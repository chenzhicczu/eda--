==> flow/design.v <==
module IntersectionTrafficLight (
  input wire clk,     
  input wire reset,   
  output wire left_turn_a,   
  output wire green_a,       
  output wire yellow_a,      
  output wire red_a,         
  output wire left_turn_b,   
  output wire green_b,       
  output wire yellow_b,      
  output wire red_b          
);
  reg [2:0] state_a;     
  reg [2:0] state_b;     
  reg counter_yellow_a;
  reg counter_yellow_b;
  reg [4:0] countdown_a;   
  reg [4:0] countdown_b;   
  parameter IDLE = 3'b000;         
  parameter LEFT_TURN = 3'b001;    
  parameter YELLOW = 3'b010;       
  parameter GREEN = 3'b011;        
  parameter RED = 3'b100;          
  always @(posedge clk or posedge reset) begin
    if (reset) begin
      state_a <= IDLE;           
      countdown_a <= 0;          
      state_b <= IDLE;           
      countdown_b <= 0;          
      counter_yellow_a<=0;
      counter_yellow_b<=0;
    end else begin
      case (state_a)
        IDLE: begin
          if (countdown_a == 0) begin
            state_a <= LEFT_TURN;   
            countdown_a <= 15;      
          end else begin
            countdown_a <= countdown_a - 1;
          end
        end
        LEFT_TURN: begin
          if (countdown_a == 0) begin
            state_a <= YELLOW;      
            countdown_a <= 5;       
          end else begin
            countdown_a <= countdown_a - 1;
          end
        end
        YELLOW:
        if(!counter_yellow_a) begin
          if (countdown_a == 0) begin
            state_a <= GREEN;       
            countdown_a <= 40;      
            counter_yellow_a<=~counter_yellow_a;
          end 
          else begin  
            countdown_a <= countdown_a - 1;
          end
          end
          else begin
          if (countdown_a == 0) begin
            state_a <= RED;       
            countdown_a <= 55;      
          end else begin
            countdown_a <= countdown_a - 1;
          end
        end
        GREEN: begin
          if (countdown_a == 0) begin
            state_a <= YELLOW;      
            countdown_a <= 5;       
          end else begin
            countdown_a <= countdown_a - 1;
          end
        end
        RED: begin
          if (countdown_a == 0) begin
            state_a <= IDLE;        
            countdown_a <= 55;      
          end else begin
            countdown_a <= countdown_a - 1;
          end
        end
      endcase
      case (state_b)
        IDLE: begin
          if (countdown_b == 0) begin
            state_b <= RED;   
            countdown_b <=65;      
            counter_yellow_b<=0;
          end else begin
            countdown_b <= countdown_b - 1;
          end
        end
        LEFT_TURN: begin
          if (countdown_b == 0) begin
            state_b <= YELLOW;      
            countdown_b <=5; 
          end else begin
            countdown_b <= countdown_b - 1;
          end
        end
        YELLOW: 
        if(!counter_yellow_b)
        begin
          if (countdown_b == 0) begin
            state_b <= GREEN;       
            countdown_b <= 30;      
            countdown_b<=~countdown_b;  
          end else begin
            countdown_b <= countdown_b - 1;
          end
        end 
        else begin 
          if (countdown_b == 0) begin
            state_b <= IDLE;       
            countdown_b <= 0;      
          end else begin
            countdown_b <= countdown_b - 1;
          end
        end
        GREEN: begin
          if (countdown_b == 0) begin
            state_b <= YELLOW;      
            countdown_b <= 5 ;       
          end else begin
            countdown_b <= countdown_b - 1;
          end
        end
        RED: begin
          if (countdown_b == 0) begin
            state_b <= LEFT_TURN;        
            countdown_b <= 15;      
          end else begin
            countdown_b <= countdown_b - 1;
          end
        end
      endcase
    end
  end
  assign left_turn_a = (state_a == LEFT_TURN) ? 1'b1 : 1'b0;
  assign green_a = (state_a == GREEN) ? 1'b1 : 1'b0;
  assign yellow_a = (state_a == YELLOW) ? 1'b1 : 1'b0;
  assign red_a = (state_a == RED) ? 1'b1 : 1'b0;
  assign left_turn_b = (state_b == LEFT_TURN) ? 1'b1 : 1'b0;
  assign green_b = (state_b == GREEN) ? 1'b1 : 1'b0;
  assign yellow_b = (state_b == YELLOW) ? 1'b1 : 1'b0;
  assign red_b = (state_b == RED) ? 1'b1 : 1'b0;
endmodule
---- Step by step through the tools: IntersectionTrafficLight ----
The steps from the RTL of IntersectionTrafficLight to its reports follow in flow order.
Line numbers count from 1 in the design file above.
Library cell names are shortened.
The mark -- stands for no value.
design
  design top .............................. IntersectionTrafficLight
  clock input ............................. clk
  cell library ............................ sky130hd
  timing corner ........................... tt_025C_1v80

---- Elaborated design ----
Counts by Yosys on the flattened word-level netlist (proc, flatten, opt, wreduce; memories kept). Register bits leave out memories and registers merged into their read ports (data or address). Print and check cells are left out. Cells with the same type and inputs are merged into one.
storage and ports
  register bits ........................... 17
  output and inout port bits .............. 8
  word-level cells ........................ 68
  input port bits ......................... 2
operators by class
  reduce/logical cells .................... 10
  muxes and demuxes ....................... 33
  equality and inequality tests ........... 16
  bitwise operators ....................... 2
  $add $sub $neg .......................... 2
operators with widths
  kind                                                         number
  5-bit 2-to-1 mux                                             9
  5-bit case mux with 4-bit select                             2
  3-bit 2-to-1 mux                                             10
  3-bit case mux with 4-bit select                             2
  2-bit != test with constant B                                6
  3-bit by 2-bit == test with 1-bit output with constant B     4
  5-bit by 1-bit subtractor with 5-bit output with constant B  2
  5-bit logical NOT                                            2
  5-bit AND reduction                                          2
  5-bit nonzero test                                           2
  1-bit 2-to-1 mux                                             10
  3-bit by 1-bit == test with 1-bit output with constant B     2
  3-bit == test with constant B                                2
  3-bit logical NOT                                            2
  5-bit NOT                                                    1
  2-bit by 1-bit != test with 1-bit output with constant B     2
  2-bit OR reduction                                           2
  1-bit NOT                                                    1

---- Logic depth ----
Depth = most cells in a row (Yosys ltp): at word level without a register or memory, in the mapped netlist without a sequential cell, where the memories' decode and read muxes count.
logic depth
  depth in word-level cells ............... 4
  ABC_AREA ................................ 0
  gate-level depth with buffers ........... 6
  depth with buffers taken out ............ 5

---- Synthesis result ----
Yosys stat after the flow's synthesis: flattened, memories mapped to cells. It holds for the ABC_AREA given above (unset counts as 0); a run with the other value may have another netlist.
mapped netlist
  standard cells after synthesis .......... 106
  flip-flop cells ......................... 21
  mapped area ............................. 0.0010585 mm^2
  buffer cells ............................ 4
  sequential area ......................... 0.000528 mm^2
cells by type
  type       number  area in all (um^2)
  dfrtp_1    19      475.456
  dfstp_2    2       52.55
  nand2_1    14      52.55
  mux2_2     4       45.043
  o211ai_1   4       30.029
  nor2_1     7       26.275
  ha_1       2       25.024
  nor3_1     5       25.024
  inv_1      6       22.522
  or4_1      3       22.522
  a21oi_1    4       20.019
  o211a_1    2       20.019
  o21ai_0    4       20.019
  nor4b_1    2       17.517
  o2bb2ai_1  2       17.517
  nor2b_1    2       12.512
  or2_2      2       12.512
  buf_6      1       11.261
Not listed: further types 18, cells in them 21.

---- Path before layout ----
Path of least setup slack by OpenSTA after synthesis, without wires, with an ideal clock, recovery checks aside; 20% of the period is set as input and as output delay. Where synthesis merged equal registers, the netlist keeps one of their names.
path after synthesis
  path type ............................... reg2reg
  from .................................... reg countdown_a[0]
  to ...................................... reg countdown_a[2]
  launch time at the first pin ............ 0.000 ns
  driving pins on the path ................ 7
  required time ........................... 2.998 ns
  setup time .............................. 0.122 ns
  path slack .............................. 1.058 ns
  path buffers ............................ 1
  arrival time ............................ 1.940 ns
  period .................................. 3.12 ns
  path delay .............................. 2.062 ns
  synthesis period reached ................ 2.062 ns
"path delay" = arrival - input delay + setup time.
"driving pins on the path": output pins that drive a net of the path, with the launching flip-flop's if there is one; two outputs of one cell count as two.
"synthesis period reached" is the clock period less the worst setup slack; recovery checks do not enter. This is arithmetic on one report: input and output delays are still those of the set period (20% each).
The rows between start and end are the longest chain of elaborated cells between them; the timing report does not say that the signal goes this way. Where chains are equally long, one stands for them.
Each line given opens the expression or statement behind the cell; cells for indexed reads and writes are added by Yosys, which also makes memories of some case tables.
At most two assigning lines are given for a register; there are more.
on the way, after synthesis
  cell sequence ........................... dfrtp_1 > inv_1 > ha_1 > or4b_1 > buf_6 > or4_4 > a32o_1
  length of the longest elaborated chain .. 4
  elaborated cells between the ends (all ways) .. 8
  classes of those cells .................. add/sub (1); mux (6); reduce/logical (1)
RTL lines, path after synthesis
  element                                      RTL line  source
  start, declared                              17        reg [4:0] countdown_a;
  start, assigned                              39        countdown_a <= countdown_a - 1;
  start, assigned                              47        countdown_a <= countdown_a - 1;
  5-bit by 1-bit subtractor with 5-bit output  58        countdown_a <= countdown_a - 1;
  5-bit 2-to-1 mux                             52        if (countdown_a == 0) begin
  5-bit 2-to-1 mux                             51        if(!counter_yellow_a) begin
  5-bit case mux with 4-bit select             33        case (state_a)
  end, assigned                                39
  end, assigned                                47
  end, declared                                17

---- Path in the finished layout ----
From the final timing report of flow run A: the path of least setup slack in the routed layout; clock arrival at registers is part of the times.
path post-layout
  path type ............................... reg2reg
  from .................................... reg countdown_a[0]
  to ...................................... reg countdown_a[2]
  required time ........................... 2.42 ns
  path buffers ............................ 0
  arrival time ............................ 2.22 ns
  setup time .............................. 0.10 ns
  path slack .............................. 0.20 ns
  period .................................. 2.22 ns
  driving pins on the path ................ 6
  launch time at the first pin ............ 0.30 ns
The rows between start and end are the longest chain of elaborated cells between them; the timing report does not say that the signal goes this way. Where chains are equally long, one stands for them.
At most two assigning lines are given for a register; there are more.
on the way, post-layout
  cell sequence ........................... dfrtp_1 > inv_1 > ha_1 > or4b_1 > or4_4 > a32o_1
  length of the longest elaborated chain .. 4
  elaborated cells between the ends (all ways) .. 8
  classes of those cells .................. add/sub (1); mux (6); reduce/logical (1)
RTL lines, path post-layout
  element                                      RTL line  source
  start, declared                              17        reg [4:0] countdown_a;
  start, assigned                              39        countdown_a <= countdown_a - 1;
  start, assigned                              47        countdown_a <= countdown_a - 1;
  5-bit by 1-bit subtractor with 5-bit output  58        countdown_a <= countdown_a - 1;
  5-bit 2-to-1 mux                             52        if (countdown_a == 0) begin
  5-bit 2-to-1 mux                             51        if(!counter_yellow_a) begin
  5-bit case mux with 4-bit select             33        case (state_a)
  end, assigned                                39
  end, assigned                                47
  end, declared                                17

Hand-over note for IntersectionTrafficLight

Measured data: module IntersectionTrafficLight, platform sky130hd, 2 stored runs of the flow under differing settings, order arbitrary. Input and output delays are each 20% of the period that was set; the output load is 0.01 pF.
"clock period achieved": clock period set for the run, less the worst setup slack. It is reckoned from that one timing run; input and output delays stay at 20% of the period that was set.

======== flow run A ========
==> flow/run.sh <==
#!/bin/bash
# the make line also repeats the synthesis and layout settings of config.mk as NAME=value (left out here)
make -C /OpenROAD-flow-scripts/flow DESIGN_CONFIG=/design/flow/config.mk WORK_HOME=/design/flow/orfs CLKGATE_MAP_FILE= finish
==> flow/config.mk <==
export PLATFORM = sky130hd
export DESIGN_NAME = IntersectionTrafficLight
export DESIGN_NICKNAME = IntersectionTrafficLight
export VERILOG_FILES = /design/flow/design.v
export SDC_FILE = /design/flow/constraint.sdc
export NUM_CORES = 4
export LEC_CHECK = 0
export CAP_MARGIN = 20
export CORE_MARGIN = 2
export CORE_UTILIZATION = 40
export SLEW_MARGIN = 20
==> flow/constraint.sdc <==
create_clock -name core_clock -period 2.22 [get_ports {clk}]
set_input_delay 0.4440 -clock core_clock [delete_from_list [all_inputs] [get_ports {clk}]]
set_output_delay 0.4440 -clock core_clock [all_outputs]
set_load 0.01 [all_outputs]

-------- measured, flow run A --------
  post-route utilization .................. 49.1%
  worst setup slack after layout .......... 0.200 ns
  overall die area ........................ 0.0030736 mm^2
  standard-cell area after layout ......... 0.0012274 mm^2
  clock period achieved ................... 2.020 ns
  synthesis area .......................... 0.0010585 mm^2

======== flow run B ========
==> flow/run.sh <==
#!/bin/bash
# the make line also repeats the synthesis and layout settings of config.mk as NAME=value (left out here)
make -C /OpenROAD-flow-scripts/flow DESIGN_CONFIG=/design/flow/config.mk WORK_HOME=/design/flow/orfs CLKGATE_MAP_FILE= finish
==> flow/config.mk <==
export PLATFORM = sky130hd
export DESIGN_NAME = IntersectionTrafficLight
export DESIGN_NICKNAME = IntersectionTrafficLight
export VERILOG_FILES = /design/flow/design.v
export SDC_FILE = /design/flow/constraint.sdc
export NUM_CORES = 4
export LEC_CHECK = 0
export CAP_MARGIN = 20
export CORE_MARGIN = 2
export CORE_UTILIZATION = 39
export CTS_CLUSTER_DIAMETER = 39
export GPL_ROUTABILITY_DRIVEN = 0
export GPL_TIMING_DRIVEN = 0
export MAX_ROUTING_LAYER = met5
export MIN_ROUTING_LAYER = met2
export PLACE_DENSITY_LB_ADDON = 0.23
export SETUP_SLACK_MARGIN = 0.01
export SLEW_MARGIN = 30
export TNS_END_PERCENT = 70
==> flow/constraint.sdc <==
create_clock -name core_clock -period 1.77 [get_ports {clk}]
set_input_delay 0.3540 -clock core_clock [delete_from_list [all_inputs] [get_ports {clk}]]
set_output_delay 0.3540 -clock core_clock [all_outputs]
set_load 0.01 [all_outputs]

-------- measured, flow run B --------
  post-route utilization .................. 55.0%
  worst setup slack after layout .......... -0.124 ns
  overall die area ........................ 0.0031467 mm^2
  standard-cell area after layout ......... 0.0013863 mm^2
  clock period achieved ................... 1.894 ns
  synthesis area .......................... 0.0010585 mm^2

End of note.
